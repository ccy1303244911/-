==> flow/design.v <==
module clk_extra (
input wire clk,
input wire rst_n,
input wire CLK_R,     
input wire TIME_R, 
input wire PAUSE_R,
input wire STOP_R,   
input wire CLEAR_R, 
input wire PRE_R, 
input wire alarm_ready_R_clk,    
input wire [23:0] alarm_R,  
output reg [23:0] data_out,
output reg buzzer    
);
reg [23:0] data_out_reg;
reg [23:0] STOPPING_REG;     
reg alarm_ready_R_reg;   
reg [23:0] alarm_R_reg;
reg equal;       
reg greater;
reg less;
reg [25:0] cnt;
reg [3:0] cnt_s_10;
reg [3:0] cnt_s_6;
reg [3:0] cnt_m_10;
reg [3:0] cnt_m_6;
reg [3:0] cnt_h_4;
reg [3:0] cnt_h_2;
reg [5:0] STATE_FLAG;    
parameter CNT_MAX=49999999;
always @(posedge clk or negedge rst_n) 
begin
    if (!rst_n) 
    begin
        STATE_FLAG<=0;    
    end    
    else
        STATE_FLAG<={CLK_R,TIME_R,PAUSE_R,STOP_R,CLEAR_R,PRE_R};
end
always @(posedge clk or negedge rst_n) 
begin
    if (!rst_n) 
    begin
        cnt<=0;    
    end        
    else if (cnt==CNT_MAX) 
    begin
        cnt<=0;    
    end
    else if (STATE_FLAG==6'b110000) 
    begin
        cnt<=cnt+1;
    end
    else
        cnt<=cnt;
end
always @(posedge clk or negedge rst_n) 
begin
    if (!rst_n) 
    begin
        cnt_s_10<=0;
    end    
    else if (cnt==CNT_MAX&&STATE_FLAG==6'b110000) 
    begin
        cnt_s_10<=cnt_s_10+1;    
    end
    else if (cnt_s_10==10)
    begin
        cnt_s_10<=0;
    end 
    else
        cnt_s_10<=cnt_s_10;
end
always @(posedge clk or negedge rst_n) 
begin
    if (!rst_n) 
    begin
        cnt_s_6<=0;
    end    
    else if (cnt_s_10==10&&STATE_FLAG==6'b110000) 
    begin
        cnt_s_6<=cnt_s_6+1;    
    end
    else if(cnt_s_6==6)
    begin
        cnt_s_6<=0;
    end 
    else
        cnt_s_6<=cnt_s_6;
end
always @(posedge clk or negedge rst_n) 
begin
    if (!rst_n) 
    begin
        cnt_m_10<=0;
    end    
    else if (cnt_s_6==6&&STATE_FLAG==6'b110000) 
    begin
        cnt_m_10<=cnt_m_10+1;    
    end
    else if (cnt_m_10==10)
    begin
        cnt_m_10<=0;
    end
    else
        cnt_m_10<=cnt_m_10;
end
always @(posedge clk or negedge rst_n) 
begin
    if (!rst_n) 
    begin
        cnt_m_6<=0;
    end    
    else if (cnt_m_10==10&&STATE_FLAG==6'b110000) 
    begin
        cnt_m_6<=cnt_m_6+1;    
    end
    else if (cnt_m_6==6)
    begin
        cnt_m_6<=0;
    end 
    else
        cnt_m_6<=cnt_m_6;
end
always @(posedge clk or negedge rst_n) 
begin
    if (!rst_n) 
    begin
        cnt_h_4<=0;    
    end
    else if (cnt_m_6==6&&STATE_FLAG==6'b110000) 
    begin
        cnt_h_4<=cnt_h_4+1;    
    end
    else if (cnt_h_4==10)
    begin
        cnt_h_4<=0;
    end
    else
        cnt_h_4<=cnt_h_4;
end
always @(posedge clk or negedge rst_n) 
begin
    if (!rst_n) 
    begin
        cnt_h_2<=0;    
    end
    else if (cnt_h_4==10&&STATE_FLAG==6'b110000) 
    begin
        cnt_h_2<=cnt_h_2+1;    
    end
    else if (cnt_h_2==2&&cnt_h_4==4)
    begin
        cnt_h_2<=0;
    end
    else
        cnt_h_2<=cnt_h_2;
end
always @(posedge clk or negedge rst_n) 
begin
    if (!rst_n) 
    begin
        STOPPING_REG<=0;    
    end    
    else if (STATE_FLAG==6'b110100) 
    begin
        STOPPING_REG<={cnt_h_2,cnt_h_4,cnt_m_6,cnt_m_10,cnt_s_6,cnt_s_10};    
    end   
end
always @(posedge clk or negedge rst_n) 
begin
    if (!rst_n) 
    begin
        data_out_reg<=0;    
    end
    else if (STATE_FLAG==6'b110110)    
    begin
        data_out_reg<=0;    
    end    
    else if (STATE_FLAG==6'b110111)    
    begin
        data_out_reg<=STOPPING_REG;    
    end
    else if (buzzer==1) 
    begin
        data_out_reg<=data_out_reg;  
    end
    else
        data_out_reg<={cnt_h_2,cnt_h_4,cnt_m_6,cnt_m_10,cnt_s_6,cnt_s_10};
end
always @(posedge clk or negedge rst_n) 
begin
    if (!rst_n) 
    begin
        data_out<=0;    
    end    
    else
        data_out<=data_out_reg;
end
always @(posedge clk or negedge rst_n) 
begin
    if (!rst_n) 
    begin
        alarm_ready_R_reg<=0;    
    end    
    else if (alarm_ready_R_clk) 
    begin
        alarm_ready_R_reg<=1;
    end
end
always @(posedge clk or negedge rst_n) 
begin
    if (!rst_n) 
    begin
        alarm_R_reg<=0;    
    end    
    else
        alarm_R_reg<=alarm_R;
end
always @(posedge clk or negedge rst_n) 
begin
    if (!rst_n) 
    begin
        equal<=0;
        greater<=0;
        less<=0;    
    end    
    else if (data_out_reg==alarm_R_reg) 
    begin
        equal<=1; 
        greater<=0;
        less<=0;   
    end
    else if (data_out_reg<alarm_R_reg) 
    begin
        equal<=0; 
        greater<=1;
        less<=0;  
    end
    else if (data_out_reg>alarm_R_reg) 
    begin
        equal<=0; 
        greater<=0;
        less<=1; 
    end  
end
always @(posedge clk or negedge rst_n) 
begin
    if (!rst_n) 
    begin
        buzzer<=0;    
    end    
    else if (equal&&alarm_ready_R_reg) 
    begin
        buzzer<=1;    
    end
end
endmodule
# Tool chain data of clk_extra
# What the tools print for clk_extra, step after step.
# Lines are those of the file above, counted from 1.
# Library cell names are shortened.
# The mark -- stands for no value.
[setup]
top_module = "clk_extra"
clock = "clk"
lib = "sky130hd"
corner = "tt_025C_1v80"

# After elaboration
# Yosys after proc, flatten, opt, wreduce and memory -nomap, before mapping. Memory bits, and registers merged into a memory's read port (data or address), are not among the register bits. Print and check cells are not counted. Equal cells are merged and count once.
[bits]
ff_bits = 155
in_bits = 33
[classes]
add_sub_neg = 7
compare = 2
equal = 14
n_mux = 20
reduce_logical = 16
[ops]
columns = ["cell", "n"]
rows = [
  ["two-way mux 24 bit", 3],
  ["two-way mux 26 bit", 2],
  ["two-way mux 4 bit", 12],
  ["adder 26 x 1 -> 26 bit with constant B", 1],
  ["equality test 26 bit with constant B", 1],
  ["greater-than comparator 24 bit", 1],
  ["less-than comparator 24 bit", 1],
  ["equality test 24 bit", 1],
  ["adder 4 x 1 -> 4 bit with constant B", 6],
  ["equality test 6 bit with constant B", 4],
  ["nonzero test 2 bit", 7],
  ["equality test 4 x 3 -> 1 bit with constant B", 3],
  ["equality test 4 bit with constant B", 3],
  ["logical AND 1 bit", 8],
  ["equality test 4 x 2 -> 1 bit with constant B", 1],
  ["inequality test 3 x 1 -> 1 bit with constant B", 1],
  ["nonzero test 3 bit", 1],
  ["two-way mux 1 bit", 3],
]

# Depth
# Yosys ltp: most cells in a row. Word level: on the elaborated netlist, between registers, memories and ports. Mapped: between sequential cells and ports; inverters and the memories' decode and read muxes count.
[depth]
depth_word = 4
abc_area = 0
depth_mapped = 6
depth_no_buf = 6

# Synthesis result
# Source: synth_stat.txt of the flow (Yosys; design flattened, memories mapped). It holds for the ABC_AREA given above (unset counts as 0); a run with the other value may have another netlist.
# Totals and module areas in this step are rounded.
[mapped]
cell_count = 540
synth_area_um2 = 6540
seq_area_um2 = 3880
flip_flops = 155
buf_cells = 19
[types]
columns = ["type", "n"]
rows = [
  ["dfrtp_1", 155],
  ["mux2i_1", 38],
  ["xnor2_1", 23],
  ["o21ai_0", 39],
  ["xor2_1", 22],
  ["mux2_2", 17],
  ["ha_1", 15],
  ["nand3_1", 36],
  ["nand2_1", 40],
  ["nand4_1", 19],
  ["and4_1", 8],
  ["nor3_2", 7],
  ["nor4_1", 10],
  ["inv_1", 14],
  ["a21oi_1", 9],
  ["nand3b_1", 6],
  ["and3_1", 7],
  ["clkbuf_1", 11],
]
# Other cell types: 31; their cells: 64.

# Timing after synthesis
# Path of least setup slack by OpenSTA after synthesis, without wires, with an ideal clock, recovery checks aside; 20% of the period is set as input and as output delay. Where synthesis merged equal registers, the netlist keeps one of their names.
[synth_timing]
path_type = "reg-to-reg"
startpoint = "register STATE_FLAG[0]"
endpoint = "register cnt_m_6[2]"
period_ps = 2360
setup_ps = 132
launch_ps = 0
arrival_time_ps = 1682
required_time_ps = 2228
path_slack_ps = 547
delay_ps = 1814
path_stages = 7
path_buffers = 2
period_less_setup_slack_ps = 1813
# "delay_ps" is the arrival time less input delay plus setup time.
# "path_stages" counts driving pins, that of a launching flip-flop among them; a cell with two outputs on the path counts twice.
# "period_less_setup_slack_ps" is the clock period less the worst setup slack; recovery checks do not enter. This is arithmetic on one report: input and output delays are still those of the set period (20% each).
# The rows between start and end are the longest chain of elaborated cells between them; the timing report does not say that the signal goes this way. Where chains are equally long, one stands for them.
# A line is the first line of the expression or statement that the cell stems from. Yosys adds cells for indexed reads and writes and turns some case tables into memories.
# A register here has more assigning lines than the two given.
[synth_via]
path_cell_list = "dfrtp_1 > buf_6 > or3_1 > buf_2 > or4_1 > o311ai_1 > o21ai_1"
elab_chain_len = 3
[synth_rtl]
columns = ["item", "line", "source"]
rows = [
  ["start: declaration", 29, "reg [5:0] STATE_FLAG;"],
  ["start: assignment", 35, "STATE_FLAG<=0;"],
  ["start: assignment", 38, "STATE_FLAG<={CLK_R,TIME_R,PAUSE_R,STOP_R,CLEAR_R,PRE_R};"],
  ["equality test 6 bit", 114, "else if (cnt_m_10==10&&STATE_FLAG==6'b110000)"],
  ["logical AND 1 bit", 114, ""],
  ["two-way mux 4 bit", 114, ""],
  ["end: assignment", 116, "cnt_m_6<=cnt_m_6+1;"],
  ["end: assignment", 123, "cnt_m_6<=cnt_m_6;"],
  ["end: declaration", 26, "reg [3:0] cnt_m_6;"],
]

# Timing after layout
# From the final timing report of job 1: the path of least setup slack in the routed layout; clock arrival at registers is part of the times.
# The report prints the path's times to 10 ps; the period is as set.
[layout_timing]
path_type = "reg-to-reg"
startpoint = "register STATE_FLAG[0]"
endpoint = "register cnt_h_2[1]"
period_ps = 3640
setup_ps = 140
launch_ps = 430
arrival_time_ps = 2690
required_time_ps = 3930
path_slack_ps = 1250
path_stages = 4
path_buffers = 0
# The rows between start and end are the longest chain of elaborated cells between them; the timing report does not say that the signal goes this way. Where chains are equally long, one stands for them.
# A register here has more assigning lines than the two given.
[layout_via]
path_cell_list = "dfrtp_2 > or3_1 > nor3_2 > mux2i_1"
elab_chain_len = 3
[layout_rtl]
columns = ["item", "line", "source"]
rows = [
  ["start: declaration", 29, "reg [5:0] STATE_FLAG;"],
  ["start: assignment", 35, "STATE_FLAG<=0;"],
  ["start: assignment", 38, "STATE_FLAG<={CLK_R,TIME_R,PAUSE_R,STOP_R,CLEAR_R,PRE_R};"],
  ["equality test 6 bit", 148, "else if (cnt_h_4==10&&STATE_FLAG==6'b110000)"],
  ["logical AND 1 bit", 148, ""],
  ["two-way mux 4 bit", 148, ""],
  ["end: assignment", 150, "cnt_h_2<=cnt_h_2+1;"],
  ["end: assignment", 157, "cnt_h_2<=cnt_h_2;"],
  ["end: declaration", 28, "reg [3:0] cnt_h_2;"],
]

# Record of 2 stored runs of the RTL-to-layout flow on clk_extra, platform sky130hd. The runs are unordered. Constraints: input delay and output delay 20% of the set period each, output load 0.01 pF.
# "worst_path_ps" is the time allowed to the run's worst setup path (the clock period less input and output delay, where it has them) less its slack. Clock arrival times count: a late capture clock shortens it, a late launch clock lengthens it.
# By "final_power_uw" is meant OpenSTA's value without simulated activity: inputs other than the clock are taken to toggle once in ten clock periods, and the tool carries that through the logic.
# "worst_path_ps" is known to 10 ps.
# The measured numbers are rounded.

[[run]]
name = "job 1"
[run.settings]
period_ns = 3.64
CORE_UTILIZATION = 51
SETUP_SLACK_MARGIN = 0.43
PLACE_DENSITY_LB_ADDON = 0.17
CELL_PAD_IN_SITES_DETAIL_PLACEMENT = 1
GPL_ROUTABILITY_DRIVEN = 1
SLEW_MARGIN = 25
MIN_ROUTING_LAYER = "met2"
MAX_ROUTING_LAYER = "met5"
CAP_MARGIN = 20
CORE_MARGIN = 2
[run.results]
post_synth_area_um2 = 6540
dieArea_um2 = 13700
final_cell_area_um2 = 7870
util_pct = 62.6
timing.setup.ws_ps = 1250
setupTns_ps = 0
final_power_uw = 3650
worst_path_ps = 2390
worst_path_kind = "reg-to-reg"

[[run]]
name = "job 2"
[run.settings]
period_ns = 2.11
CORE_UTILIZATION = 53
PLACE_DENSITY_LB_ADDON = 0.03
CORE_MARGIN = 5
CELL_PAD_IN_SITES_GLOBAL_PLACEMENT = 0
CELL_PAD_IN_SITES_DETAIL_PLACEMENT = 0
CTS_CLUSTER_SIZE = 49
CAP_MARGIN = 20
SLEW_MARGIN = 20
[run.results]
post_synth_area_um2 = 6540
dieArea_um2 = 14700
final_cell_area_um2 = 8040
util_pct = 66.7
timing.setup.ws_ps = 211
setupTns_ps = 0
final_power_uw = 6520
worst_path_ps = 1900
worst_path_kind = "reg-to-reg"
